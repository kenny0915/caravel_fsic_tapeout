==> flow/design.v <==
`default_nettype none
module housekeeping_spi(reset, SCK, SDI, CSB, SDO,
	sdoenb, idata, odata, oaddr, rdstb, wrstb,
	pass_thru_mgmt, pass_thru_mgmt_delay,
	pass_thru_user, pass_thru_user_delay,
	pass_thru_mgmt_reset, pass_thru_user_reset);
    input  wire reset;
    input  wire SCK;
    input  wire SDI;
    input  wire CSB;
    output wire SDO;
    output reg  sdoenb;
    input  wire [7:0] idata;
    output wire [7:0] odata;
    output wire [7:0] oaddr;
    output reg        rdstb;
    output reg        wrstb; 
    output reg  pass_thru_mgmt;
    output reg  pass_thru_mgmt_delay;
    output reg  pass_thru_user;
    output reg  pass_thru_user_delay;
    output wire pass_thru_mgmt_reset;
    output wire pass_thru_user_reset;
    reg  [7:0]  addr;
    reg  [2:0]  state;
    reg  [2:0]  count;
    reg		writemode;
    reg		readmode;
    reg  [2:0]	fixed;
    reg  [6:0]  predata;
    reg  [7:0]  ldata;
    reg		pre_pass_thru_mgmt;
    reg		pre_pass_thru_user;
    wire	csb_reset;
    assign odata = {predata, SDI};
    assign oaddr = (state == 3'b001) ? {addr[6:0], SDI} : addr;
    assign SDO = ldata[7];
    assign csb_reset = CSB | reset;
    assign pass_thru_mgmt_reset = pass_thru_mgmt_delay | pre_pass_thru_mgmt;
    assign pass_thru_user_reset = pass_thru_user_delay | pre_pass_thru_user;
    always @(negedge SCK or posedge csb_reset) begin
        if (csb_reset == 1'b1) begin
            wrstb <= 1'b0;
            ldata  <= 8'b00000000;
            sdoenb <= 1'b1;
        end else begin
            if (state == 3'b010) begin
            	if (readmode == 1'b1) begin
                    sdoenb <= 1'b0;
                    if (count == 3'b000) begin
                	ldata <= idata;
                    end else begin
                	ldata <= {ldata[6:0], 1'b0};	 
                    end
                end else begin
                    sdoenb <= 1'b1;
                end
                if (count == 3'b111) begin
                    if (writemode == 1'b1) begin
                        wrstb <= 1'b1;
                    end
                end else begin
                    wrstb <= 1'b0;
                end
	    end else if (state == 3'b101 || state == 3'b100) begin
		wrstb <= 1'b0;
		sdoenb <= 1'b0;
            end else begin
                wrstb <= 1'b0;
                sdoenb <= 1'b1;
            end		 
        end		 
    end			 
    always @(posedge SCK or posedge csb_reset) begin
        if (csb_reset == 1'b1) begin
            addr <= 8'h00;
	    rdstb <= 1'b0;
            predata <= 7'b0000000;
            state  <= 3'b000;
            count  <= 3'b000;
            readmode <= 1'b0;
            writemode <= 1'b0;
            fixed <= 3'b000;
	    pass_thru_mgmt <= 1'b0;
	    pass_thru_mgmt_delay <= 1'b0;
	    pre_pass_thru_mgmt <= 1'b0;
	    pass_thru_user <= 1'b0;
	    pass_thru_user_delay <= 1'b0;
	    pre_pass_thru_user <= 1'b0;
        end else begin
            if (state == 3'b000) begin
		rdstb <= 1'b0;
                count <= count + 1;
        	if (count == 3'b000) begin
	            writemode <= SDI;
	        end else if (count == 3'b001) begin
	            readmode <= SDI;
	        end else if (count < 3'b101) begin
	            fixed <= {fixed[1:0], SDI}; 
	        end else if (count == 3'b101) begin
		    pre_pass_thru_mgmt <= SDI;
	        end else if (count == 3'b110) begin
		    pre_pass_thru_user <= SDI;
		    pass_thru_mgmt_delay <= pre_pass_thru_mgmt;
	        end else if (count == 3'b111) begin
		    pass_thru_user_delay <= pre_pass_thru_user;
		    if (pre_pass_thru_mgmt == 1'b1) begin
			state <= 3'b101;
			pre_pass_thru_mgmt <= 1'b0;
		    end else if (pre_pass_thru_user == 1'b1) begin
			state <= 3'b100;
			pre_pass_thru_user <= 1'b0;
		    end else begin
	                state <= 3'b001;
		    end
	        end
            end else if (state == 3'b001) begin
	        count <= count + 1;
	        addr <= {addr[6:0], SDI};
	        if (count == 3'b111) begin
	            state <= 3'b010;
		    if (readmode == 1'b1) begin
			rdstb <= 1'b1;
		    end
	        end else begin
		    rdstb <= 1'b0;
		end
            end else if (state == 3'b010) begin
	        predata <= {predata[6:0], SDI};
	        count <= count + 1;
	        if (count == 3'b111) begin
	            if (fixed == 3'b001) begin
	                state <= 3'b000;
	            end else if (fixed != 3'b000) begin
	                fixed <= fixed - 1;
	                addr <= addr + 1;	 
	            end else begin	
	                addr <= addr + 1;	 
	            end
		    if (readmode == 1'b1) begin
			rdstb <= 1'b1;
		    end
	        end else begin
		    rdstb <= 1'b0;
		end
	    end else if (state == 3'b101) begin
		pass_thru_mgmt <= 1'b1;
	    end else if (state == 3'b100) begin
		pass_thru_user <= 1'b1;
            end		 
        end		 
    end			 
endmodule  
`default_nettype wire
Step by step through the tools: housekeeping_spi
Tool output for the design above, in the order of the flow.
Lines are those of the file above, counted from 1.
Library cell names are shortened.
{"block": "inputs", "top": "housekeeping_spi", "clock": "SCK", "library": "sky130hd", "corner": "tt_025C_1v80"}

Elaborated design
Counts by Yosys on the flattened word-level netlist (proc, flatten, opt, wreduce; memories kept). Register bits leave out memories and registers merged into their read ports (data or address). Print and check cells are left out. Cells with the same type and inputs are merged into one.
{"block": "op_classes", "n_eq": 21, "logic": 12, "cmp": 1, "n_reduce_logical": 27, "n_addsub": 3, "mux": 49}
{"block": "op_table", "operator": "3-bit 2-to-1 mux", "count": 26}
{"block": "op_table", "operator": "8-bit 2-to-1 mux", "count": 6}
{"block": "op_table", "operator": "2-bit != test (second input constant)", "count": 9}
{"block": "op_table", "operator": "1-bit 2-to-1 mux", "count": 17}
{"block": "op_table", "operator": "3-bit equality test (second input constant)", "count": 5}
{"block": "op_table", "operator": "2-bit nonzero test", "count": 7}
{"block": "op_table", "operator": "7-bit AND reduction", "count": 2}
{"block": "op_table", "operator": "6-bit AND reduction", "count": 2}
{"block": "op_table", "operator": "1-bit inverter", "count": 9}
{"block": "op_table", "operator": "3-bit by 1-bit equality test with 1-bit output (second input constant)", "count": 3}
{"block": "op_table", "operator": "3-bit nonzero test", "count": 3}
{"block": "op_table", "operator": "9-bit AND reduction", "count": 1}
{"block": "op_table", "operator": "4-bit AND reduction", "count": 2}
{"block": "op_table", "operator": "8-bit by 1-bit adder with 8-bit output (second input constant)", "count": 1}
{"block": "op_table", "operator": "8-bit AND reduction", "count": 1}
{"block": "op_table", "operator": "3-bit zero test", "count": 2}
{"block": "op_table", "operator": "3-bit AND reduction", "count": 2}
{"block": "op_table", "operator": "5-bit AND reduction", "count": 1}
{"block": "op_table", "operator": "2-bit by 1-bit != test with 1-bit output (second input constant)", "count": 2}
{"block": "op_table", "operator": "2-bit AND reduction", "count": 2}
{"block": "op_table", "operator": "4-bit nonzero test", "count": 1}
{"block": "op_table", "operator": "1-bit bitwise OR", "count": 3}
{"block": "op_table", "operator": "3-bit by 1-bit adder with 3-bit output (second input constant)", "count": 1}
{"block": "op_table", "operator": "3-bit by 1-bit subtractor with 3-bit output (second input constant)", "count": 1}
{"block": "op_table", "operator": "3-bit by 2-bit equality test with 1-bit output (second input constant)", "count": 1}
{"block": "op_table", "operator": "3-bit less-than comparator (second input constant)", "count": 1}
{"block": "op_table", "operator": "3-bit != test (second input constant)", "count": 1}
{"block": "op_table", "operator": "1-bit logical OR", "count": 1}
{"block": "bits", "in_bits": 12, "register_bits": 43, "output_inout_bits": 26, "word_cells": 130}

Logic depth
Yosys ltp: most cells in a row. Word level: on the elaborated netlist, between registers, memories and ports. Mapped: between sequential cells and ports; inverters and the memories' decode and read muxes count.
{"block": "depth", "depth_word": 9, "abc_area": 0, "ltp_mapped": 7, "ltp_nobuf": 6}

Synthesis result
The flow's flattened synthesis, as Yosys stat reports it; memories are mapped. The netlist is that of the ABC_AREA named above (0 if unset); the other value can give another one.
{"block": "by_type", "cell_type": "dfrtp_1", "count": 34, "area_total_um2": 850.816}
{"block": "by_type", "cell_type": "dfrtn_1", "count": 9, "area_total_um2": 225.216}
{"block": "by_type", "cell_type": "mux2_2", "count": 18, "area_total_um2": 202.694}
{"block": "by_type", "cell_type": "ha_1", "count": 10, "area_total_um2": 125.12}
{"block": "by_type", "cell_type": "mux2i_1", "count": 9, "area_total_um2": 90.086}
{"block": "by_type", "cell_type": "nor2_1", "count": 24, "area_total_um2": 90.086}
{"block": "by_type", "cell_type": "a21oi_1", "count": 12, "area_total_um2": 60.058}
{"block": "by_type", "cell_type": "nand2_1", "count": 16, "area_total_um2": 60.058}
{"block": "by_type", "cell_type": "inv_1", "count": 15, "area_total_um2": 56.304}
{"block": "by_type", "cell_type": "o21ai_0", "count": 11, "area_total_um2": 55.053}
{"block": "by_type", "cell_type": "dfstp_2", "count": 2, "area_total_um2": 52.55}
{"block": "by_type", "cell_type": "clkbuf_1", "count": 9, "area_total_um2": 33.782}
{"block": "by_type", "cell_type": "nand3_1", "count": 5, "area_total_um2": 25.024}
{"block": "by_type", "cell_type": "a21o_1", "count": 3, "area_total_um2": 22.522}
{"block": "by_type", "cell_type": "o221a_2", "count": 2, "area_total_um2": 22.522}
{"block": "by_type", "cell_type": "o31ai_1", "count": 3, "area_total_um2": 22.522}
{"block": "by_type", "cell_type": "nor3_1", "count": 4, "area_total_um2": 20.019}
{"block": "by_type", "cell_type": "nor2b_1", "count": 3, "area_total_um2": 18.768}
Not listed: further types 31, cells in them 39.
{"block": "mapped", "n_buf": 11, "flip_flops": 45, "stdcells": 228, "synth_area_um2": 2337.2, "sequential_area_um2": 1128.6}

## Implementation results

Below are 2 stored runs of the flow (Yosys, OpenROAD; platform sky130hd) on housekeeping_spi, each with its settings and what was measured, unordered. Constraints: input delay and output delay 20% of the set period each, output load 0.01 pF.
"total_power_w" rests on the timing tool's default activity at the inputs, not on a simulated workload.

Stored run 1
==> flow/run.sh <==
#!/bin/bash
# the make line also repeats the synthesis and layout settings of config.mk as NAME=value (left out here)
make -C /OpenROAD-flow-scripts/flow DESIGN_CONFIG=/design/flow/config.mk WORK_HOME=/design/flow/orfs CLKGATE_MAP_FILE= finish
==> flow/config.mk <==
export PLATFORM = sky130hd
export DESIGN_NAME = housekeeping_spi
export DESIGN_NICKNAME = housekeeping_spi
export VERILOG_FILES = /design/flow/design.v
export SDC_FILE = /design/flow/constraint.sdc
export NUM_CORES = 4
export LEC_CHECK = 0
export CAP_MARGIN = 10
export CORE_MARGIN = 2
export CORE_UTILIZATION = 63
export GPL_TIMING_DRIVEN = 0
export PLACE_DENSITY_LB_ADDON = 0.12
export SETUP_SLACK_MARGIN = 1.67
export SLEW_MARGIN = 35
==> flow/constraint.sdc <==
create_clock -name core_clock -period 5.95 [get_ports {SCK}]
set_input_delay 1.1900 -clock core_clock [delete_from_list [all_inputs] [get_ports {SCK}]]
set_output_delay 1.1900 -clock core_clock [all_outputs]
set_load 0.01 [all_outputs]

==> results of stored run 1, as JSON <==
{
  "yosys.chip_area_um2": 2337.2,
  "setupTns_ps": 0,
  "worst_setup_slack_ps": 815,
  "total_power_w": 0.0005244,
  "post_route_stdcell_area_um2": 3200.6,
  "finalUtil_pct": 88.8,
  "holdWs_ps": 487,
  "design_die_area_um2": 4213.3
}

Stored run 2
==> flow/run.sh <==
#!/bin/bash
# the make line also repeats the synthesis and layout settings of config.mk as NAME=value (left out here)
make -C /OpenROAD-flow-scripts/flow DESIGN_CONFIG=/design/flow/config.mk WORK_HOME=/design/flow/orfs CLKGATE_MAP_FILE= finish
==> flow/config.mk <==
export PLATFORM = sky130hd
export DESIGN_NAME = housekeeping_spi
export DESIGN_NICKNAME = housekeeping_spi
export VERILOG_FILES = /design/flow/design.v
export SDC_FILE = /design/flow/constraint.sdc
export NUM_CORES = 4
export LEC_CHECK = 0
export CAP_MARGIN = 20
export CORE_MARGIN = 2
export CORE_UTILIZATION = 21
export SLEW_MARGIN = 20
==> flow/constraint.sdc <==
create_clock -name core_clock -period 4.1 [get_ports {SCK}]
set_input_delay 0.8200 -clock core_clock [delete_from_list [all_inputs] [get_ports {SCK}]]
set_output_delay 0.8200 -clock core_clock [all_outputs]
set_load 0.01 [all_outputs]

==> results of stored run 2, as JSON <==
{
  "yosys.chip_area_um2": 2337.2,
  "setupTns_ps": 0,
  "worst_setup_slack_ps": 130,
  "total_power_w": 0.0008093,
  "post_route_stdcell_area_um2": 2995.4,
  "finalUtil_pct": 27.6,
  "holdWs_ps": 461,
  "design_die_area_um2": 11989.2
}
